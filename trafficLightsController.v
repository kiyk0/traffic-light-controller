==> flow/design.v <==
module trafficLightController(
    input clk,                   
    input rst,                   
    input [3:0] sensor_1th,      
    input [3:0] sensor_5th,      
    output reg [1:0] Light_north ,Light_south,Light_east,Light_west
);
    parameter DEFAULT_GREEN_TIME = 4'd9;
    parameter EXTENDED_GREEN_TIME = 5'd18;
    parameter YELLOW_TIME = 4'd2;
    parameter RED_TIME = 4'd2;
    parameter ALL_RED = 4'b0000,
              TLNG = 4'b0001,
              TLEG = 4'b0010,
              TLSG = 4'b0100,
              TLWG = 4'b1000,
              TLNY = 4'b1001,
              TLEY = 4'b1010,
              TLSY = 4'b1011,
              TLWY = 4'b1100;
    reg [3:0] current_state, next_state;  
    reg [4:0] timer;  
    always @(posedge clk or posedge rst) begin
        if (rst) begin
            current_state <= ALL_RED;
            timer <= 4'd0;
        end else if (timer == 0) begin
            current_state <= next_state;
            case (next_state)
                TLNG: timer <= (sensor_1th[0] & sensor_5th[0]) ? EXTENDED_GREEN_TIME : DEFAULT_GREEN_TIME;
                TLEG: timer <= (sensor_1th[1] & sensor_5th[1]) ? EXTENDED_GREEN_TIME : DEFAULT_GREEN_TIME;
                TLSG: timer <= (sensor_1th[2] & sensor_5th[2]) ? EXTENDED_GREEN_TIME : DEFAULT_GREEN_TIME;
                TLWG: timer <= (sensor_1th[3] & sensor_5th[3]) ? EXTENDED_GREEN_TIME : DEFAULT_GREEN_TIME;
                TLNY, TLEY, TLSY, TLWY: timer <= YELLOW_TIME;
                ALL_RED: timer <= RED_TIME;
            endcase
        end else begin
            timer <= timer - 1;  
        end
    end
    always @(*) begin
        case (current_state)
            ALL_RED: begin
                if (sensor_1th[0]) next_state = TLNG;
                else if (sensor_1th[1]) next_state = TLEG;
                else if (sensor_1th[2]) next_state = TLSG;
                else if (sensor_1th[3]) next_state = TLWG;
                else next_state = TLNG;  
            end
            TLNG: next_state = TLNY;
            TLEG: next_state = TLEY;
            TLSG: next_state = TLSY;
            TLWG: next_state = TLWY;
            TLNY: next_state = TLEG;
            TLEY: next_state = TLSG;
            TLSY: next_state = TLWG;
            TLWY: next_state = TLNG;
            default: next_state = ALL_RED;  
        endcase
    end
    always @(*) begin
        case (current_state)
            TLNG: {Light_north,Light_east,Light_south,Light_west} = 8'b10000000;  
            TLEG: {Light_north,Light_east,Light_south,Light_west} = 8'b00100000;  
            TLSG: {Light_north,Light_east,Light_south,Light_west} = 8'b00001000;  
            TLWG: {Light_north,Light_east,Light_south,Light_west} = 8'b00000010;  
            TLNY: {Light_north,Light_east,Light_south,Light_west} = 8'b01000000;  
            TLEY: {Light_north,Light_east,Light_south,Light_west} = 8'b00010000;  
            TLSY: {Light_north,Light_east,Light_south,Light_west} = 8'b00000100;  
            TLWY: {Light_north,Light_east,Light_south,Light_west} = 8'b00000001;  
            default: {Light_north,Light_east,Light_south,Light_west} = 8'b00000000;  
        endcase
    end
endmodule
# From RTL to reports: trafficLightController
# Tool output for the design above, in the order of the flow.
# Lines are those of the file above, counted from 1.
# Library cell names are shortened.
# A cell with - has no value.
dict set report design {
  design {trafficLightController}
  clock {clk}
  cell_library {sky130hd}
  lib_corner {tt_025C_1v80}
}

# Word level
# Yosys after proc, flatten, opt, wreduce and memory -nomap, before mapping. Memory bits, and registers merged into a memory's read port (data or address), are not among the register bits. Print and check cells are not counted. Equal cells are merged and count once.
# Yosys's memory passes give these memory sizes; they may raise the number of words (mostly to a power of two), join words into wider ones and drop unused or constant bits.
dict set report word_totals {
  reg_bits 9
  mem_bits_ro 128
  n_memories 1
  inputBits 10
  out_inout_bits 8
  elab_cells 40
}
# memory size word_bits read_ports wr line
set memory_table {}
lappend memory_table {{(no name shown)} 16 8 1 0 62} ;# case (current_state)
dict set report classes {
  add_sub_neg 1
  n_eq 17
  muxes 11
  bitwise 4
  reduce_and_logical 4
}
# op n
set ops {}
lappend ops {{== test 4 bit (second input constant)} 10}
lappend ops {{case mux 4 bit (select 9 bit)} 1}
lappend ops {{case mux 5 bit (select 5 bit)} 1}
lappend ops {{two-way mux 5 bit} 5}
lappend ops {{two-way mux 4 bit} 4}
lappend ops {{== test 4 x 1 -> 1 bit (second input constant)} 2}
lappend ops {{== test 4 x 2 -> 1 bit (second input constant)} 2}
lappend ops {{== test 4 x 3 -> 1 bit (second input constant)} 2}
lappend ops {{logical NOT 4 bit} 2}
lappend ops {{inequality test 6 x 2 -> 1 bit (second input constant)} 1}
lappend ops {{subtractor 5 x 1 -> 5 bit (second input constant)} 1}
lappend ops {{logical NOT 5 bit} 1}
lappend ops {{OR reduction 5 bit} 1}
lappend ops {{AND 1 bit} 4}

# Longest topological paths
# Yosys ltp: most cells in a row. Word level: on the elaborated netlist, between registers, memories and ports. Mapped: between sequential cells and ports; inverters and the memories' decode and read muxes count.
dict set report logic_depth {
  ltp_word 9
  ABC_AREA 0
  depth_mapped 7
  mapped_depth_nobuf 6
}

# Netlist
# The flow's flattened synthesis, as Yosys stat reports it; memories are mapped. The netlist is that of the ABC_AREA named above (0 if unset); the other value can give another one.
# The area totals of this step are shown rounded.
dict set report mapped {
  mapped_cells 102
  yosys_area_mm2 0.000847
  seqArea_mm2 0.000225
  ffs 9
  n_buf 7
}
# cell_type n area_total_um2
set by_type {}
lappend by_type {dfrtp_1 9 225.216}
lappend by_type {nor3_1 9 45.043}
lappend by_type {buf_6 3 33.782}
lappend by_type {nor2_1 9 33.782}
lappend by_type {nand2_1 7 26.275}
lappend by_type {a21oi_1 5 25.024}
lappend by_type {nand2b_1 4 25.024}
lappend by_type {a21o_1 3 22.522}
lappend by_type {mux2i_1 2 20.019}
lappend by_type {inv_1 5 18.768}
lappend by_type {nor4_1 3 18.768}
lappend by_type {a21oi_2 2 17.517}
lappend by_type {a311oi_1 2 17.517}
lappend by_type {o2bb2ai_1 2 17.517}
lappend by_type {a211oi_1 2 15.014}
lappend by_type {a22oi_1 2 15.014}
lappend by_type {nor3b_1 2 15.014}
lappend by_type {o21ai_0 3 15.014}
# Not listed: further types 26, cells in them 28.

# Worst setup path after synthesis
# Path of least setup slack by OpenSTA after synthesis, without wires, with an ideal clock, recovery checks aside; 20% of the period is set as input and as output delay. Where synthesis merged equal registers, the netlist keeps one of their names.
dict set report synth_timing {
  path_kind {reg2reg}
  from {reg current_state[3]}
  to {reg timer[1]}
  clock_period_ns 2.43
  setup_ns 0.133
  launch_ns 0.000
  t_arrival_ns 1.695
  required_time_ns 2.297
  path_slack_ns 0.602
  path_delay_ns 1.828
  path_stages 7
  path_buffers 1
  synth_period_reached_ns 1.828
}
# "path_delay_ns" is the arrival time less input delay plus setup time.
# "path_stages" counts driving pins, that of a launching flip-flop among them; a cell with two outputs on the path counts twice.
# "synth_period_reached_ns" = period - worst setup slack (recovery checks aside). The figure is calculated, with input and output delays left at 20% of the set period.
# The rows between start and end are the longest chain of elaborated cells between them; the timing report does not say that the signal goes this way. Where chains are equally long, one stands for them.
# Each line given opens the expression or statement behind the cell; cells for indexed reads and writes are added by Yosys, which also makes memories of some case tables.
# At most two assigning lines are given for a register; there are more.
dict set report synth_between {
  cell_sequence {dfrtp_1 -> buf_6 -> or4_4 -> a21oi_2 -> nand2_1 -> a311o_1 -> o2bb2ai_1}
  elab_chain_len 6
  cells_between 23
  lines_between 3
  classes_between {17 x eq/ne; 3 x mux; 3 x reduce/logical}
}
# item line
set synth_rtl {}
lappend synth_rtl {{from (decl)} 21} ;# reg [3:0] current_state, next_state;
lappend synth_rtl {{from (assign)} 25} ;# current_state <= ALL_RED;
lappend synth_rtl {{from (assign)} 28} ;# current_state <= next_state;
lappend synth_rtl {{== test 4 bit} 42} ;# case (current_state)
lappend synth_rtl {{case mux 4 bit (select 9 bit)} 42}
lappend synth_rtl {{logical NOT 4 bit} 29} ;# case (next_state)
lappend synth_rtl {{OR reduction 5 bit} -}
lappend synth_rtl {{case mux 5 bit (select 5 bit)} 29}
lappend synth_rtl {{two-way mux 5 bit} 27} ;# end else if (timer == 0) begin
lappend synth_rtl {{to (assign)} 30} ;# TLNG: timer <= (sensor_1th[0] & sensor_5th[0]) ? EXTENDED_GREEN_TIME : DEFAULT_GREEN_TIME;
lappend synth_rtl {{to (assign)} 31} ;# TLEG: timer <= (sensor_1th[1] & sensor_5th[1]) ? EXTENDED_GREEN_TIME : DEFAULT_GREEN_TIME;
lappend synth_rtl {{to (decl)} 22} ;# reg [4:0] timer;

# Worst path after layout
# From the final timing report of record 1: the path of least setup slack in the routed layout; clock arrival at registers is part of the times.
dict set report layout_timing {
  path_kind {reg2reg}
  from {reg current_state[1]}
  to {reg timer[1]}
  clock_period_ns 2.4
  setup_ns 0.14
  launch_ns 0.25
  t_arrival_ns 2.17
  required_time_ns 2.52
  path_slack_ns 0.34
  path_stages 7
  path_buffers 1
}
# The rows between start and end are the longest chain of elaborated cells between them; the timing report does not say that the signal goes this way. Where chains are equally long, one stands for them.
# At most two assigning lines are given for a register; there are more.
dict set report layout_between {
  cell_sequence {dfrtp_2 -> buf_6 -> or4_4 -> a21oi_4 -> nand2_1 -> a311o_1 -> o2bb2ai_1}
  elab_chain_len 6
  cells_between 23
  lines_between 3
  classes_between {17 x eq/ne; 3 x mux; 3 x reduce/logical}
}
# item line
set layout_rtl {}
lappend layout_rtl {{from (decl)} 21} ;# reg [3:0] current_state, next_state;
lappend layout_rtl {{from (assign)} 25} ;# current_state <= ALL_RED;
lappend layout_rtl {{from (assign)} 28} ;# current_state <= next_state;
lappend layout_rtl {{== test 4 bit} 42} ;# case (current_state)
lappend layout_rtl {{case mux 4 bit (select 9 bit)} 42}
lappend layout_rtl {{logical NOT 4 bit} 29} ;# case (next_state)
lappend layout_rtl {{OR reduction 5 bit} -}
lappend layout_rtl {{case mux 5 bit (select 5 bit)} 29}
lappend layout_rtl {{two-way mux 5 bit} 27} ;# end else if (timer == 0) begin
lappend layout_rtl {{to (assign)} 30} ;# TLNG: timer <= (sensor_1th[0] & sensor_5th[0]) ? EXTENDED_GREEN_TIME : DEFAULT_GREEN_TIME;
lappend layout_rtl {{to (assign)} 31} ;# TLEG: timer <= (sensor_1th[1] & sensor_5th[1]) ? EXTENDED_GREEN_TIME : DEFAULT_GREEN_TIME;
lappend layout_rtl {{to (decl)} 22} ;# reg [4:0] timer;

Add stored flow runs of trafficLightController

Top module trafficLightController; platform sky130hd; tools Yosys and OpenROAD; 2 stored runs in no particular order. Input and output delays are each 20% of the period that was set; the output load is 0.01 pF.
By "achievedPeriod_ns" is meant the clock period of the run minus its worst setup slack. This is arithmetic on one report: input and output delays are still those of the set period (20% each).
"worstPathTime_ns": the worst setup path's part of the clock period (all of it between registers, 20% less for each end at a port) less its slack. A launch clock that arrives late makes it longer, a capture clock that arrives late makes it shorter.
"power_total_w": no workload was simulated; the value follows from the tool's default switching activity.
The results are shown rounded.

[flow] record 1: files
==> flow/run.sh <==
#!/bin/bash
# the make line also repeats the synthesis and layout settings of config.mk as NAME=value (left out here)
make -C /OpenROAD-flow-scripts/flow DESIGN_CONFIG=/design/flow/config.mk WORK_HOME=/design/flow/orfs CLKGATE_MAP_FILE= finish
==> flow/config.mk <==
export PLATFORM = sky130hd
export DESIGN_NAME = trafficLightController
export DESIGN_NICKNAME = trafficLightController
export VERILOG_FILES = /design/flow/design.v
export SDC_FILE = /design/flow/constraint.sdc
export NUM_CORES = 4
export LEC_CHECK = 0
export CAP_MARGIN = 20
export CORE_ASPECT_RATIO = 1.27
export CORE_MARGIN = 2
export CORE_UTILIZATION = 58
export CTS_CLUSTER_DIAMETER = 352
export CTS_CLUSTER_SIZE = 14
export GPL_ROUTABILITY_DRIVEN = 1
export GPL_TIMING_DRIVEN = 1
export PLACE_DENSITY = 0.88
export SETUP_SLACK_MARGIN = 0.49
export SLEW_MARGIN = 10
==> flow/constraint.sdc <==
create_clock -name core_clock -period 2.4 [get_ports {clk}]
set_input_delay 0.4800 -clock core_clock [delete_from_list [all_inputs] [get_ports {clk}]]
set_output_delay 0.4800 -clock core_clock [all_outputs]
set_load 0.01 [all_outputs]

[flow] record 1: metrics
[metrics] design_die_area_mm2 = 0.00178
[metrics] worstPathTime_ns = 2.06
[metrics] worst_setup_path_type = reg2reg
[metrics] util_pct = 89.9
[metrics] yosys.chip_area_mm2 = 0.000847
[metrics] tns_setup_ns = 0.000
[metrics] power_total_w = 0.00165
[metrics] final_setup_ws_ns = 0.344
[metrics] achievedPeriod_ns = 2.056
[metrics] finish.stdcell_area_mm2 = 0.00123

[flow] record 2: files
==> flow/run.sh <==
#!/bin/bash
# the make line also repeats the synthesis and layout settings of config.mk as NAME=value (left out here)
make -C /OpenROAD-flow-scripts/flow DESIGN_CONFIG=/design/flow/config.mk WORK_HOME=/design/flow/orfs CLKGATE_MAP_FILE= finish
==> flow/config.mk <==
export PLATFORM = sky130hd
export DESIGN_NAME = trafficLightController
export DESIGN_NICKNAME = trafficLightController
export VERILOG_FILES = /design/flow/design.v
export SDC_FILE = /design/flow/constraint.sdc
export NUM_CORES = 4
export LEC_CHECK = 0
export CAP_MARGIN = 20
export CORE_ASPECT_RATIO = 1.01
export CORE_MARGIN = 5
export CORE_UTILIZATION = 29
export CTS_CLUSTER_SIZE = 18
export GPL_ROUTABILITY_DRIVEN = 0
export HOLD_SLACK_MARGIN = 0.17
export MIN_ROUTING_LAYER = met1
export PLACE_DENSITY_LB_ADDON = 0.13
export SLEW_MARGIN = 20
==> flow/constraint.sdc <==
create_clock -name core_clock -period 2.33 [get_ports {clk}]
set_input_delay 0.4660 -clock core_clock [delete_from_list [all_inputs] [get_ports {clk}]]
set_output_delay 0.4660 -clock core_clock [all_outputs]
set_load 0.01 [all_outputs]

[flow] record 2: metrics
[metrics] design_die_area_mm2 = 0.0041
[metrics] worstPathTime_ns = 1.78
[metrics] worst_setup_path_type = reg2out
[metrics] util_pct = 41.6
[metrics] yosys.chip_area_mm2 = 0.000847
[metrics] tns_setup_ns = 0.000
[metrics] power_total_w = 0.00139
[metrics] final_setup_ws_ns = 0.084
[metrics] achievedPeriod_ns = 2.246
[metrics] finish.stdcell_area_mm2 = 0.00115
